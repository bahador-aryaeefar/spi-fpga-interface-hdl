==> flow/design.v <==
`timescale 1ns / 1ps
module tx_shift_register(
  input i_clk,
  input i_sclk_enable,
  input i_reset,
  input i_load,
  input i_shift_enable,
  input [7:0] i_parallel_in,
  input i_MSB,
  output o_serial_out
);
  reg [7:0] data;
  always @(posedge i_clk or negedge i_reset) begin
    if(!i_reset) begin
      data <= 8'b0;
    end
    else begin
      if(i_load) begin
        data <= i_parallel_in;
      end
      else if(i_shift_enable && i_sclk_enable) begin
        if(i_MSB) data <= {data[6:0],data[7]};
        else data <= {data[0],data[7:1]};
      end
    end
  end
  assign o_serial_out = i_MSB ? data[7] : data [0];
endmodule
-- Step by step through the tools: tx_shift_register
Tool output for the design above, in the order of the flow.
Line numbers count from 1 in the design file above.
Library cell names are shortened.
A cell with n/a has no value.
- design top: tx_shift_register
- clock: i_clk
- library: sky130hd
- corner: tt_025C_1v80

-- Elaborated design
Counts by Yosys on the flattened word-level netlist (proc, flatten, opt, wreduce; memories kept). Register bits leave out memories and registers merged into their read ports (data or address). Print and check cells are left out. Cells with the same type and inputs are merged into one.
- elaborated cells at 7
- noted register bits after elaboration: 8
- output and inout bits at 1
- input bits at 14
- mux-type cells at 4
- reductions and logical operators at 2
- operator list (operator ; number):
    2-to-1 mux 8 bit ; 3
    nonzero test 2 bit ; 1
    logical AND 1 bit ; 1
    2-to-1 mux 1 bit ; 1

-- Logic depth
Depth = most cells in a row (Yosys ltp): at word level without a register or memory, in the mapped netlist without a sequential cell, where the memories' decode and read muxes count.
- depth after elaboration: 3
- ABC_AREA: 0
- mapped depth at 4
- gate-level depth less buffers at 3

-- Netlist
Source: synth_stat.txt of the flow (Yosys; design flattened, memories mapped). It holds for the ABC_AREA given above (unset counts as 0); a run with the other value may have another netlist.
Totals and module areas in this step are rounded.
- cell area after synthesis: 480 um^2
- buffer cells: 4
- area of sequential cells at 200 um^2
- mapped cells at 55
- noted mapped flip-flops: 8
- cells by type (cell type ; number ; area in all (um^2)):
    dfrtp_1 ; 8 ; 200.192
    a211oi_1 ; 8 ; 60.058
    o31ai_1 ; 8 ; 60.058
    nand2_1 ; 9 ; 33.782
    and2b_1 ; 4 ; 30.029
    nor2_1 ; 8 ; 30.029
    nor2b_1 ; 4 ; 25.024
    buf_6 ; 1 ; 11.261
    a21o_1 ; 1 ; 7.507
    and2_1 ; 1 ; 6.256
    buf_2 ; 1 ; 5.005
    clkbuf_2 ; 1 ; 5.005
    buf_1 ; 1 ; 3.754

-- Path before layout
Source: OpenSTA report_checks on the synthesized netlist (no wires, ideal clock, input and output delay 20% of the period each), path of least setup slack; recovery checks are left aside. Register names are those of the netlist, which keeps one name where synthesis merged equal registers.
- path kind: reg2out
- start point: register data[0]
- end point: output o_serial_out
- path buffers: 0
- delay of the path: 672 ps
- launch time at the first pin: 0 ps
- setup slack: 408 ps
- noted required time: 1080 ps
- data arrival time at 672 ps
- stages at 3
- external output delay: 270 ps
- clock period: 1350 ps
- noted synthesis period reached: 942 ps
"delay of the path" is the arrival time less input delay plus setup time.
A path that ends at an output port has no setup time.
"stages" counts driving pins, that of a launching flip-flop among them; a cell with two outputs on the path counts twice.
"synthesis period reached" is the clock period less the worst setup slack; recovery checks do not enter. This is arithmetic on one report: input and output delays are still those of the set period (20% each).
The rows between start and end are the longest chain of elaborated cells between them; the timing report does not say that the signal goes this way. Where chains are equally long, one stands for them.
Each line given opens the expression or statement behind the cell; cells for indexed reads and writes are added by Yosys, which also makes memories of some case tables.
At most two assigning lines are given for a register; there are more.
- path through: dfrtp_1 -> nor2b_1 -> a21o_1
- noted length of the longest elaborated chain: 1
- elaborated cells between the ends (all ways): 1
- source lines of those cells at 1
- classes of those cells: mux: 1
- ends and longest elaborated chain, post-synthesis (element ; RTL line ; source):
    start, declared ; 12 ; reg [7:0] data;
    start, assigned ; 19 ; data <= i_parallel_in;
    start, assigned ; 22 ; if(i_MSB) data <= {data[6:0],data[7]};
    2-to-1 mux 1 bit ; 27 ; assign o_serial_out = i_MSB ? data[7] : data [0];
    end, declared ; 10 ; output o_serial_out

-- Path in the finished layout
From the final timing report of entry A: the path of least setup slack in the routed layout; clock arrival at registers is part of the times.
The path's times are printed in steps of 10 ps; the period is the one set.
- path kind: reg2out
- start point: register data[0]
- end point: output o_serial_out
- data arrival time at 1030 ps
- external output delay: 210 ps
- clock period: 1050 ps
- noted required time: 840 ps
- path buffers: 1
- launch time at the first pin: 260 ps
- stages at 4
- setup slack: -190 ps
The rows between start and end are the longest chain of elaborated cells between them; the timing report does not say that the signal goes this way. Where chains are equally long, one stands for them.
At most two assigning lines are given for a register; there are more.
- path through: dfrtp_1 -> nor2b_4 -> a21o_1 -> buf_2
- noted length of the longest elaborated chain: 1
- elaborated cells between the ends (all ways): 1
- source lines of those cells at 1
- classes of those cells: mux: 1
- ends and longest elaborated chain, post-layout (element ; RTL line ; source):
    start, declared ; 12 ; reg [7:0] data;
    start, assigned ; 19 ; data <= i_parallel_in;
    start, assigned ; 22 ; if(i_MSB) data <= {data[6:0],data[7]};
    2-to-1 mux 1 bit ; 27 ; assign o_serial_out = i_MSB ? data[7] : data [0];
    end, declared ; 10 ; output o_serial_out

Flow measurements of tx_shift_register on sky130hd: 2 stored runs with different settings, listed in no order. Input and output delays are each 20% of the period that was set; the output load is 0.01 pF.
"period reached": clock period set for the run, less the worst setup slack. It is reckoned from that one timing run; input and output delays stay at 20% of the period that was set.
By "time on the worst setup path" is meant the share of the clock period that the worst setup path is allowed (20% is reserved at inputs, 20% at outputs), minus its slack. Clock arrival times at its registers enter into it.
"power": no workload was simulated; the value follows from the tool's default switching activity.
"time on the worst setup path" is known to 10 ps.
Measured values are rounded.

Entry A

==> flow/run.sh <==
#!/bin/bash
# the make line also repeats the synthesis and layout settings of config.mk as NAME=value (left out here)
make -C /OpenROAD-flow-scripts/flow DESIGN_CONFIG=/design/flow/config.mk WORK_HOME=/design/flow/orfs CLKGATE_MAP_FILE= finish
==> flow/config.mk <==
export PLATFORM = sky130hd
export DESIGN_NAME = tx_shift_register
export DESIGN_NICKNAME = tx_shift_register
export VERILOG_FILES = /design/flow/design.v
export SDC_FILE = /design/flow/constraint.sdc
export NUM_CORES = 4
export LEC_CHECK = 0
export CAP_MARGIN = 20
export CORE_MARGIN = 2
export CORE_UTILIZATION = 40
export SETUP_SLACK_MARGIN = 0.11
export SLEW_MARGIN = 20
==> flow/constraint.sdc <==
create_clock -name core_clock -period 1.05 [get_ports {i_clk}]
set_input_delay 0.2100 -clock core_clock [delete_from_list [all_inputs] [get_ports {i_clk}]]
set_output_delay 0.2100 -clock core_clock [all_outputs]
set_load 0.01 [all_outputs]

Measured in entry A:
- summed negative setup slack at -210 ps
- utilization in the final report: 71%
- noted the worst setup slack after layout: -190 ps
- power: 0.86 mW
- time on the worst setup path at 1030 ps
- worst path kind: reg2out
- noted the period reached: 1241 ps
- noted the standard-cell area after routing: 780 um^2
- die area at 1500 um^2
- noted the area of the synthesized netlist: 480 um^2

Entry B

==> flow/run.sh <==
#!/bin/bash
# the make line also repeats the synthesis and layout settings of config.mk as NAME=value (left out here)
make -C /OpenROAD-flow-scripts/flow DESIGN_CONFIG=/design/flow/config.mk WORK_HOME=/design/flow/orfs CLKGATE_MAP_FILE= finish
==> flow/config.mk <==
export PLATFORM = sky130hd
export DESIGN_NAME = tx_shift_register
export DESIGN_NICKNAME = tx_shift_register
export VERILOG_FILES = /design/flow/design.v
export SDC_FILE = /design/flow/constraint.sdc
export NUM_CORES = 4
export LEC_CHECK = 0
export CAP_MARGIN = 35
export CORE_MARGIN = 7
export CORE_UTILIZATION = 24
export CTS_CLUSTER_SIZE = 32
export HOLD_SLACK_MARGIN = 0.08
export PLACE_DENSITY = 0.9
export SETUP_SLACK_MARGIN = 0.07
export SLEW_MARGIN = 20
==> flow/constraint.sdc <==
create_clock -name core_clock -period 0.766 [get_ports {i_clk}]
set_input_delay 0.1532 -clock core_clock [delete_from_list [all_inputs] [get_ports {i_clk}]]
set_output_delay 0.1532 -clock core_clock [all_outputs]
set_load 0.01 [all_outputs]

Measured in entry B:
- summed negative setup slack at -2100 ps
- utilization in the final report: 48%
- noted the worst setup slack after layout: -460 ps
- power: 1.3 mW
- time on the worst setup path at 1080 ps
- worst path kind: reg2out
- noted the period reached: 1229 ps
- noted the standard-cell area after routing: 870 um^2
- die area at 3400 um^2
- noted the area of the synthesized netlist: 480 um^2
