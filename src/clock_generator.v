==> flow/design.v <==
`timescale 1ns / 1ps
module clock_generator (
  input i_clk,
  input [1:0] i_rate,
  input i_enable,
  input i_reset,
  output reg o_clk,
  output reg o_rise,
  output reg o_fall
);
  reg [4:0] rate;
  reg [3:0] count;
  always @(i_rate) begin
    case(i_rate)
      2'b00: rate = 5'd2;   
      2'b01: rate = 5'd4;   
      2'b10: rate = 5'd8;   
      2'b11: rate = 5'd16;   
      default: rate = 5'd4;
    endcase
  end
  always @(posedge i_clk or negedge i_reset) begin
    o_fall <= 1'b0;
    o_rise <= 1'b0;
    if(!i_reset) begin
      o_clk <= 1'b0;
      count <= 0;
    end
    else if(i_enable) begin
      if(count == rate/2-2 && rate != 5'd2 && o_clk == 1'b1) o_fall <= 1'b1;
      else if(count == rate-2 && rate != 5'd2) o_rise <= 1'b1;
      if(count == rate/2-1) begin
        o_clk <= 1'b0;
        count <= count + 1'b1;
        if(rate == 5'd2) o_rise <= 1'b1;
      end 
      else if(count == rate-1) begin
        o_clk <= 1'b1;
        count <= 0;
        if(rate == 5'd2) o_fall <= 1'b1;
      end
      else count <= count + 1'b1;
    end
    else begin
      o_clk <= 1'b0;
      count <= 0;
    end
  end
endmodule
# Reports on clock_generator
# The steps from the RTL of clock_generator to its reports follow in flow order.
# Line numbers count from 1 in the design file above.
# Library cell names are shortened.
# The mark - stands for no value.
# design
top_module,clock_generator
clock,i_clk
cell_library,sky130hd
lib_corner,tt_025C_1v80

# Word level
# Counts by Yosys on the flattened word-level netlist (proc, flatten, opt, wreduce; memories kept). Register bits leave out memories and registers merged into their read ports (data or address). Print and check cells are left out. Cells with the same type and inputs are merged into one.
# word_totals
elab_cells,40
reg_bits,7
out_inout_bits,3
inputBits,5
# classes
reduce_logical,4
mux,17
eq_ne,10
n_addsub,5
# ops
operator,count
4-bit by 32-bit == test with 1-bit output,4
5-bit parallel mux with 4-bit select,1
1-bit two-way mux,13
4-bit two-way mux,3
5-bit by 1-bit subtractor with 6-bit output (second input constant),1
5-bit by 2-bit subtractor with 6-bit output (second input constant),1
4-bit by 1-bit subtractor with 5-bit output (second input constant),1
4-bit by 2-bit subtractor with 5-bit output (second input constant),1
5-bit by 2-bit == test with 1-bit output (second input constant),1
5-bit by 2-bit != test with 1-bit output (second input constant),1
2-bit == test (second input constant),2
4-bit by 1-bit adder with 4-bit output (second input constant),1
1-bit logical AND,3
3-bit by 1-bit != test with 1-bit output (second input constant),1
2-bit by 1-bit == test with 1-bit output (second input constant),1
2-bit zero test,1

# Logic depth
# Longest topological path by Yosys (ltp), each cell counted once; first at word level (registers and memories cut), then after technology mapping (sequential cells cut; the memories' decode and read muxes count).
# logic_depth
ltp_word,11
ABC_AREA,1
depth_mapped,12
depth_no_buf,12

# After synthesis
# Yosys stat after the flow's synthesis: flattened, memories mapped to cells. It holds for the ABC_AREA given above (unset counts as 0); a run with the other value may have another netlist.
# synth_totals
mapped_area_mm2,0.0005643
ffs,7
seqArea_mm2,0.0001752
cells,81
buf_cells,0
# types
cell,count,area_total_um2
dfrtp_1,7,175.168
ha_1,8,100.096
nand2_1,24,90.086
inv_1,16,60.058
nor2_1,9,33.782
nand3_1,6,30.029
a21oi_1,4,20.019
xnor2_1,2,17.517
xor2_1,2,17.517
nor3b_1,1,7.507
nand2_2,1,6.256
nor2_2,1,6.256

# Timing after synthesis
# OpenSTA on the mapped netlist: ideal clock, no wires. The path of least setup slack (recovery checks aside). Input and output delay are each 20% of the period. Register names are those of the netlist, which keeps one name where synthesis merged equal registers.
# synth_timing
path_type,input port to flip-flop
startpoint,input port i_rate[0]
endpoint,register count[3]
arrival_time_ns,1.807
delay_ns,1.321
path_slack_ns,1.103
in_delay_ns,0.606
setup_time_ns,0.120
required_time_ns,2.910
n_path_buf,0
launch_ns,0.606
driving_pins,12
period_ns,3.03
synth_period_reached_ns,1.927
# "delay_ns" = arrival - input delay + setup time.
# "driving_pins": output pins that drive a net of the path, with the launching flip-flop's if there is one; two outputs of one cell count as two.
# "synth_period_reached_ns" = period - worst setup slack (recovery checks aside). The figure is calculated, with input and output delays left at 20% of the set period.
# The rows between start and end are the longest chain of elaborated cells between them; the timing report does not say that the signal goes this way. Where chains are equally long, one stands for them.
# A line is the first line of the expression or statement that the cell stems from. Yosys adds cells for indexed reads and writes and turns some case tables into memories.
# A register here has more assigning lines than the two given.
# synth_via
cell_sequence,inv_1 ha_1 inv_1 ha_1 inv_1 nand2_1 nand2_1 nand2_1 nor2_2 nand2_2 nand2_1 nor2_1
elab_chain_len,7
cone_cells,12
cone_lines,4
cone_classes,add/sub: 2; eq/ne: 5; mux: 4; reduce/logical: 1
# synth_rtl
element,line_no,rtl
start: declaration,4,"input [1:0] i_rate,"
2-bit == test,14,case(i_rate)
5-bit parallel mux with 4-bit select,14,
5-bit by 1-bit subtractor with 6-bit output,37,else if(count == rate-1) begin
4-bit by 32-bit == test with 1-bit output,37,
4-bit two-way mux,37,
4-bit two-way mux,32,if(count == rate/2-1) begin
4-bit two-way mux,29,else if(i_enable) begin
end: assignment,34,count <= count + 1'b1;
end: assignment,42,else count <= count + 1'b1;
end: declaration,12,reg [3:0] count;

# Timing after layout
# Path of least setup slack in the final report of run A (OpenROAD, finished layout, wires in). Where an end is a register, its clock arrival counts in the times.
# layout_timing
path_type,input port to flip-flop
startpoint,input port i_rate[1]
endpoint,register o_clk
required_time_ns,1.33
arrival_time_ns,1.44
driving_pins,11
period_ns,1.17
path_slack_ns,-0.11
n_path_buf,1
in_delay_ns,0.23
launch_ns,0.23
setup_time_ns,0.08
# The rows between start and end are the longest chain of elaborated cells between them; the timing report does not say that the signal goes this way. Where chains are equally long, one stands for them.
# A register here has more assigning lines than the two given.
# layout_via
cell_sequence,buf_12 inv_16 ha_4 inv_4 ha_4 nand2_1 nand2_1 nand2_2 nor2_4 nand2_2 a21oi_1
elab_chain_len,7
cone_cells,13
cone_lines,4
cone_classes,add/sub: 2; eq/ne: 6; mux: 4; reduce/logical: 1
# layout_rtl
element,line_no,rtl
start: declaration,4,"input [1:0] i_rate,"
2-bit == test,14,case(i_rate)
5-bit parallel mux with 4-bit select,14,
5-bit by 1-bit subtractor with 6-bit output,37,else if(count == rate-1) begin
4-bit by 32-bit == test with 1-bit output,37,
1-bit two-way mux,37,
1-bit two-way mux,32,if(count == rate/2-1) begin
1-bit two-way mux,29,else if(i_enable) begin
end: assignment,26,o_clk <= 1'b0;
end: assignment,33,o_clk <= 1'b0;
end: declaration,7,"output reg o_clk,"

# clock_generator through Yosys and OpenROAD on sky130hd: 2 stored runs, unordered, with their settings and measured results. The constraints put input and output delay at 20% of the set period each and load the outputs with 0.01 pF.
# "worst_path_ns": the worst setup path's part of the clock period (all of it between registers, 20% less for each end at a port) less its slack. A launch clock that arrives late makes it longer, a capture clock that arrives late makes it shorter.
# "final_power_mw": no workload was simulated; the value follows from the tool's default switching activity.
# Among the settings, n/a means not set for that run.
# Results: n/a = not shown.
item,run A,run B
period_ns,1.17,2.25
CORE_UTILIZATION,26,50
PLACE_DENSITY_LB_ADDON,0.22,0.01
CELL_PAD_IN_SITES_GLOBAL_PLACEMENT,0,2
ABC_AREA,1,n/a
CTS_CLUSTER_SIZE,86,n/a
CAP_MARGIN,25,20
MIN_ROUTING_LAYER,met2,n/a
CORE_MARGIN,2,2
SLEW_MARGIN,20,0
CORE_ASPECT_RATIO,n/a,0.55
GPL_TIMING_DRIVEN,n/a,1
GPL_ROUTABILITY_DRIVEN,n/a,1
CTS_CLUSTER_DIAMETER,n/a,239
MAX_ROUTING_LAYER,n/a,met5
design.die.area_mm2,0.0025588,n/a
post_synth_area_mm2,0.0005643,n/a
final_cell_area_mm2,0.0008821,n/a
final_power_mw,0.7043,n/a
worst_path_ns,1.04,n/a
worst_path_kind,input port to flip-flop,n/a
setup_ws_ns,-0.109,n/a
tns_ns,-0.542,n/a
# Run B: unfinished; error PDN-0185 in floorplanning
